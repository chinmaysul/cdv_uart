==> flow/design.v <==
module uart_tx(clk,rst,start,tx_data_in,tx,tx_active,done_tx);
parameter clk_freq = 50000000;  
parameter baud_rate = 19200;  
input clk,rst;
input start;
input [7:0] tx_data_in;
output tx;
output tx_active;
output logic done_tx;
localparam clock_divide = (clk_freq/baud_rate);
enum bit [2:0]{ tx_IDLE = 3'b000,
                tx_START = 3'b001,
		tx_DATA = 3'b010,
	        tx_STOP = 3'b011,
		tx_DONE = 3'b100 } tx_STATE, tx_NEXT;
logic [11:0] clk_div_reg,clk_div_next;
logic [7:0] tx_data_reg, tx_data_next;
logic tx_out_reg,tx_out_next;
logic [2:0] index_bit_reg,index_bit_next;
assign tx_active = (tx_STATE == tx_DATA);
assign tx = tx_out_reg;
always_ff @(posedge clk) begin
if(rst) begin
tx_STATE <= tx_IDLE;
clk_div_reg <= 0;
tx_out_reg <= 0;
tx_data_reg <= 0;
index_bit_reg <= 0;
end
else begin
tx_STATE <= tx_NEXT;
clk_div_reg <= clk_div_next;
tx_out_reg <= tx_out_next;
tx_data_reg <= tx_data_next;
index_bit_reg <= index_bit_next;
end
end
always @(*) begin
tx_NEXT = tx_STATE;
clk_div_next = clk_div_reg;
tx_out_next = tx_out_reg;
tx_data_next = tx_data_reg;
index_bit_next = index_bit_reg;
done_tx = 0;
case(tx_STATE)
tx_IDLE: begin
tx_out_next = 1;
clk_div_next = 0;
index_bit_next = 0;
if(start == 1) begin
tx_data_next = tx_data_in;
tx_NEXT = tx_START;
end
else begin
tx_NEXT = tx_IDLE;
end
end
tx_START: begin
tx_out_next = 0;
if(clk_div_reg < clock_divide-1) begin
clk_div_next = clk_div_reg + 1'b1;
tx_NEXT = tx_START;
end
else begin
clk_div_next = 0;
tx_NEXT = tx_DATA;
end
end
tx_DATA: begin
tx_out_next = tx_data_reg[index_bit_reg];
if(clk_div_reg < clock_divide-1) begin
clk_div_next = clk_div_reg + 1'b1;
tx_NEXT = tx_DATA;
end
else begin
clk_div_next = 0;
if(index_bit_reg < 7) begin
index_bit_next = index_bit_reg + 1'b1;
tx_NEXT = tx_DATA;
end
else begin
index_bit_next = 0;
tx_NEXT = tx_STOP; 
end
end
end
tx_STOP: begin
tx_out_next = 1;
if(clk_div_reg < clock_divide-1) begin
clk_div_next = clk_div_reg + 1'b1;
tx_NEXT = tx_STOP;
end
else begin
clk_div_next = 0;
tx_NEXT = tx_DONE;
end
end
tx_DONE: begin
done_tx = 1;
tx_NEXT = tx_IDLE;
end
default: tx_NEXT = tx_IDLE;
endcase
end
endmodule 
module uart_rx(clk,rst,rx,rx_data_out);
parameter clk_freq = 50000000;  
parameter baud_rate = 19200;  
input clk;
input rst;
input rx;
output [7:0] rx_data_out;
localparam clock_divide = (clk_freq/baud_rate);
enum bit [2:0] { rx_IDLE = 3'b000,
                 rx_START = 3'b001,
		 rx_DATA = 3'b010,
		 rx_STOP = 3'b011,
		 rx_DONE = 3'b100 } rx_STATE, rx_NEXT;
logic [11:0] clk_div_reg,clk_div_next;
logic [7:0] rx_data_reg,rx_data_next;
logic [2:0] index_bit_reg,index_bit_next;
always_ff @(posedge clk) begin
if(rst) begin
rx_STATE <= rx_IDLE;
clk_div_reg <= 0;
rx_data_reg <= 0;
index_bit_reg <= 0;
end
else begin
rx_STATE <= rx_NEXT;
clk_div_reg <= clk_div_next;
rx_data_reg <= rx_data_next;
index_bit_reg <= index_bit_next;
end
end
always @(*) begin
rx_NEXT = rx_STATE;
clk_div_next = clk_div_reg;
rx_data_next = rx_data_reg;
index_bit_next = index_bit_reg;
case(rx_STATE)					 
rx_IDLE: begin
clk_div_next = 0;
index_bit_next = 0;
if(rx == 0) begin
rx_NEXT = rx_START;
end
else begin
rx_NEXT = rx_IDLE;
end
end
rx_START: begin
if(clk_div_reg == (clock_divide-1)/2) begin
if(rx == 0) begin
clk_div_next = 0;
rx_NEXT = rx_DATA;
end
else begin
rx_NEXT = rx_IDLE;
end
end
else begin
clk_div_next = clk_div_reg + 1'b1;
rx_NEXT = rx_START;
end
end
rx_DATA: begin
if(clk_div_reg < clock_divide-1) begin
clk_div_next = clk_div_reg + 1'b1;
rx_NEXT = rx_DATA;
end
else begin
clk_div_next = 0;
rx_data_next[index_bit_reg] = rx;
if(index_bit_reg < 7) begin
index_bit_next = index_bit_reg + 1'b1;
rx_NEXT = rx_DATA;
end
else begin
index_bit_next = 0;
rx_NEXT = rx_STOP;
end
end
end
rx_STOP: begin
if(clk_div_reg < clock_divide - 1) begin
clk_div_next = clk_div_reg + 1'b1;
rx_NEXT = rx_STOP;
end
else begin
clk_div_next = 0;
rx_NEXT = rx_DONE;
end
end
rx_DONE: begin
rx_NEXT = rx_IDLE;
end
default: rx_NEXT = rx_IDLE;
endcase
end
assign rx_data_out = rx_data_reg;
endmodule
module uart(clk,rst,rx,tx_data_in,start,rx_data_out,tx,tx_active,done_tx);
parameter clk_freq = 50000000;  
parameter baud_rate = 19200;  
parameter clock_divide = (clk_freq/baud_rate);
  input clk,rst; 
  input rx;
  input [7:0] tx_data_in;
  input start;
  output tx; 
  output [7:0] rx_data_out;
  output tx_active;
  output done_tx;
uart_rx 
       #(.clk_freq(clk_freq),
	 .baud_rate(baud_rate)
	)
      receiver
             (
              .clk(clk),
	      .rst(rst),
	      .rx(rx),
	      .rx_data_out(rx_data_out)
             );
uart_tx 
       #(.clk_freq(clk_freq),
	 .baud_rate(baud_rate)
        )
      transmitter			 
               (               
                .clk(clk),
		.rst(rst),
		.start(start),
		.tx_data_in(tx_data_in),
		.tx(tx),
		.tx_active(tx_active),
		.done_tx(done_tx)
               );
endmodule
Reports on uart
The steps from the RTL of uart to its reports follow in flow order.
Lines are those of the file above, counted from 1.
Operators carry their Yosys type and port widths (W data, S select, Z words).
{"block": "inputs", "top": "uart", "clk_port": "clk", "cell_library": "sky130hd", "corner": "tt_025C_1v80"}

After elaboration
Yosys after proc, flatten, opt, wreduce and memory -nomap, before mapping. Memory bits, and registers merged into a memory's read port (data or address), are not among the register bits. Print and check cells are not counted. Equal cells are merged and count once.
{"block": "op_classes", "equal": 11, "cmp": 4, "muxes": 27, "addsub": 5, "logic": 4, "n_shift": 3, "n_reduce_logical": 15}
{"block": "ops", "op": "$mux W12", "n": 4}
{"block": "ops", "op": "$pmux W12 S3", "n": 1}
{"block": "ops", "op": "$mux W3", "n": 9}
{"block": "ops", "op": "$add A12 B1 Y12 const B", "n": 2}
{"block": "ops", "op": "$lt A12 B12 Y1 const B", "n": 2}
{"block": "ops", "op": "$pmux W12 S2", "n": 1}
{"block": "ops", "op": "$pmux W3 S4", "n": 2}
{"block": "ops", "op": "$eq A12 B11 Y1 const B", "n": 1}
{"block": "ops", "op": "$eq A3 B2 Y1 const B", "n": 4}
{"block": "ops", "op": "$pmux W3 S2", "n": 2}
{"block": "ops", "op": "$reduce_and A2 Y1", "n": 5}
{"block": "ops", "op": "$shift A1 B4 Y8", "n": 1}
{"block": "ops", "op": "$shift A1 B4 Y8 const A", "n": 1}
{"block": "ops", "op": "$shiftx A8 B3 Y1", "n": 1}
{"block": "ops", "op": "$and A8 B8 Y8", "n": 1}
{"block": "ops", "op": "$or A8 B8 Y8", "n": 1}
{"block": "ops", "op": "$not A8 Y8", "n": 1}
{"block": "ops", "op": "$reduce_bool A2 Y1", "n": 3}
{"block": "ops", "op": "$add A3 B1 Y3 const B", "n": 2}
{"block": "ops", "op": "$eq A3 B1 Y1 const B", "n": 2}
{"block": "ops", "op": "$lt A3 B3 Y1 const B", "n": 2}
{"block": "ops", "op": "$logic_not A3 Y1", "n": 2}
{"block": "ops", "op": "$reduce_bool A3 Y1", "n": 2}
{"block": "ops", "op": "$mux W1", "n": 5}
{"block": "ops", "op": "$ne A2 B2 Y1 const B", "n": 2}
{"block": "ops", "op": "$reduce_or A2 Y1", "n": 2}
{"block": "ops", "op": "$neg A3 Y4", "n": 1}
{"block": "ops", "op": "$mux W2", "n": 2}
Other operator kinds: 5; their cells: 5.
{"block": "bits", "in_bits": 12, "output_inout_bits": 11, "ff_bits": 53, "wordCells": 78}

Depth
Longest topological path by Yosys (ltp), each cell counted once; first at word level (registers and memories cut), then after technology mapping (sequential cells cut; the memories' decode and read muxes count).
{"block": "depth", "depth_word": 5, "ABC_AREA": 0, "mapped_depth": 7, "mapped_depth_nobuf": 7}

After synthesis
Source: synth_stat.txt of the flow (Yosys; design flattened, memories mapped). It holds for the ABC_AREA given above (unset counts as 0); a run with the other value may have another netlist.
The area totals of this step are shown rounded.
{"block": "mapped", "sequential_area_um2": 1140, "cells": 311, "buffers": 9, "mapped_area_um2": 2700, "flip_flops": 57}
{"block": "types", "type": "sky130_fd_sc_hd__dfxtp_1", "n": 57, "type_area_um2": 1.14E+03}
{"block": "types", "type": "sky130_fd_sc_hd__nor2_1", "n": 33, "type_area_um2": 123.869}
{"block": "types", "type": "sky130_fd_sc_hd__xor2_1", "n": 14, "type_area_um2": 122.618}
{"block": "types", "type": "sky130_fd_sc_hd__a21oi_1", "n": 24, "type_area_um2": 120.115}
{"block": "types", "type": "sky130_fd_sc_hd__nand3_1", "n": 23, "type_area_um2": 115.11}
{"block": "types", "type": "sky130_fd_sc_hd__nand2_1", "n": 28, "type_area_um2": 105.101}
{"block": "types", "type": "sky130_fd_sc_hd__ha_1", "n": 8, "type_area_um2": 100.096}
{"block": "types", "type": "sky130_fd_sc_hd__o21ai_0", "n": 14, "type_area_um2": 70.067}
{"block": "types", "type": "sky130_fd_sc_hd__a211o_1", "n": 7, "type_area_um2": 61.309}
{"block": "types", "type": "sky130_fd_sc_hd__inv_1", "n": 16, "type_area_um2": 60.058}
{"block": "types", "type": "sky130_fd_sc_hd__mux4_2", "n": 2, "type_area_um2": 45.043}
{"block": "types", "type": "sky130_fd_sc_hd__nor3b_1", "n": 6, "type_area_um2": 45.043}
{"block": "types", "type": "sky130_fd_sc_hd__xnor2_1", "n": 5, "type_area_um2": 43.792}
{"block": "types", "type": "sky130_fd_sc_hd__nor2b_1", "n": 6, "type_area_um2": 37.536}
{"block": "types", "type": "sky130_fd_sc_hd__clkbuf_1", "n": 9, "type_area_um2": 33.782}
{"block": "types", "type": "sky130_fd_sc_hd__mux2i_1", "n": 3, "type_area_um2": 30.029}
{"block": "types", "type": "sky130_fd_sc_hd__o21a_1", "n": 4, "type_area_um2": 30.029}
{"block": "types", "type": "sky130_fd_sc_hd__and4_1", "n": 3, "type_area_um2": 26.275}
Other cell types: 31; their cells: 49.
The figures by module come from a second, unflattened synthesis with its own total; it is not the netlist above.
{"block": "hier_totals", "hier_cells": 338, "hier_area_um2": 2920}
Each row is one instance without its submodules.
{"block": "modules", "mod": "uart_rx", "n_inst": 1, "mod_seq_area_um2": 561, "n_cells": 172, "mod_area_um2": 1500}
{"block": "modules", "mod": "uart_tx", "n_inst": 1, "mod_seq_area_um2": 581, "n_cells": 166, "mod_area_um2": 1420}
{"block": "modules", "mod": "uart", "n_inst": 1, "mod_seq_area_um2": 0.0, "n_cells": 0, "mod_area_um2": 0.0}

Worst setup path after synthesis
OpenSTA on the mapped netlist: ideal clock, no wires. The path of least setup slack (recovery checks aside). Input and output delay are each 20% of the period. Register names are those of the netlist, which keeps one name where synthesis merged equal registers.
{"block": "synth_timing", "path_type": "register to register", "start": "register receiver.clk_div_reg[6]", "end": "register receiver.clk_div_reg[2]", "tclk_ns": 1.9, "path_buffers": 0, "path_stages": 6, "delay_ns": 1.962, "setup_ns": 0.075, "launch_ns": 0.000, "setup_slack_ns": -0.062, "arrival_ns": 1.887, "required_ns": 1.825, "period_less_setup_slack_ns": 1.962}
"delay_ns" is the arrival time less input delay plus setup time.
"path_stages" counts driving pins, that of a launching flip-flop among them; a cell with two outputs on the path counts twice.
"period_less_setup_slack_ns" = period - worst setup slack (recovery checks aside). The figure is calculated, with input and output delays left at 20% of the set period.
Between the ends stands the longest chain of elaborated cells between them, by number of cells; it is not shown to be the way that was timed. Of several equally long chains one is given.
Each line given opens the expression or statement behind the cell; cells for indexed reads and writes are added by Yosys, which also makes memories of some case tables.
{"block": "synth_between", "cell_sequence": "sky130_fd_sc_hd__dfxtp_1 sky130_fd_sc_hd__or4_4 sky130_fd_sc_hd__o31a_1 sky130_fd_sc_hd__o22ai_2 sky130_fd_sc_hd__or4b_1 sky130_fd_sc_hd__a31oi_1", "elab_chain_len": 3, "cells_between": 7, "cone_classes": "1 x compare; 2 x eq/ne; 3 x mux; 1 x reduce/logical"}
{"block": "synth_rtl", "element": "start, declared", "line_no": 119, "rtl": "logic [11:0] clk_div_reg,clk_div_next;"}
{"block": "synth_rtl", "element": "start, assigned", "line_no": 125, "rtl": "clk_div_reg <= 0;"}
{"block": "synth_rtl", "element": "start, assigned", "line_no": 131, "rtl": "clk_div_reg <= clk_div_next;"}
{"block": "synth_rtl", "element": "$lt A12 B12 Y1", "line_no": 186, "rtl": "if(clk_div_reg < clock_divide - 1) begin"}
{"block": "synth_rtl", "element": "$mux W12", "line_no": 186}
{"block": "synth_rtl", "element": "$pmux W12 S3", "line_no": 141, "rtl": "case(rx_STATE)"}
{"block": "synth_rtl", "element": "end, assigned", "line_no": 125}
{"block": "synth_rtl", "element": "end, assigned", "line_no": 131}
{"block": "synth_rtl", "element": "end, declared", "line_no": 119}

2 stored runs of uart in the flow (synthesis by Yosys, layout by OpenROAD, sky130hd cells), in arbitrary order. Constraints: input delay and output delay 20% of the set period each, output load 0.01 pF.

{"run": "run 1", "settings": { "period_ns": 3.98, "CORE_UTILIZATION": 66, "PLACE_DENSITY_LB_ADDON": 0.11, "CORE_ASPECT_RATIO": 0.61, "CELL_PAD_IN_SITES_DETAIL_PLACEMENT": 2, "GPL_ROUTABILITY_DRIVEN": 0, "CTS_CLUSTER_SIZE": 55, "SLEW_MARGIN": 40, "CAP_MARGIN": 20, "CORE_MARGIN": 2 }, "outcome": "stopped before the end: placement reported DPL-0033"}
{"run": "run 2", "settings": { "period_ns": 3.04, "CORE_UTILIZATION": 55, "SETUP_SLACK_MARGIN": -0.25, "PLACE_DENSITY_LB_ADDON": 0.26, "CELL_PAD_IN_SITES_DETAIL_PLACEMENT": 1, "ABC_AREA": 1, "GPL_TIMING_DRIVEN": 0, "CTS_CLUSTER_SIZE": 47, "MIN_ROUTING_LAYER": "met1", "MAX_ROUTING_LAYER": "met5", "CAP_MARGIN": 20, "CORE_MARGIN": 2, "SLEW_MARGIN": 20 }, "outcome": "stopped before the end: clock tree synthesis reported DPL-0033"}
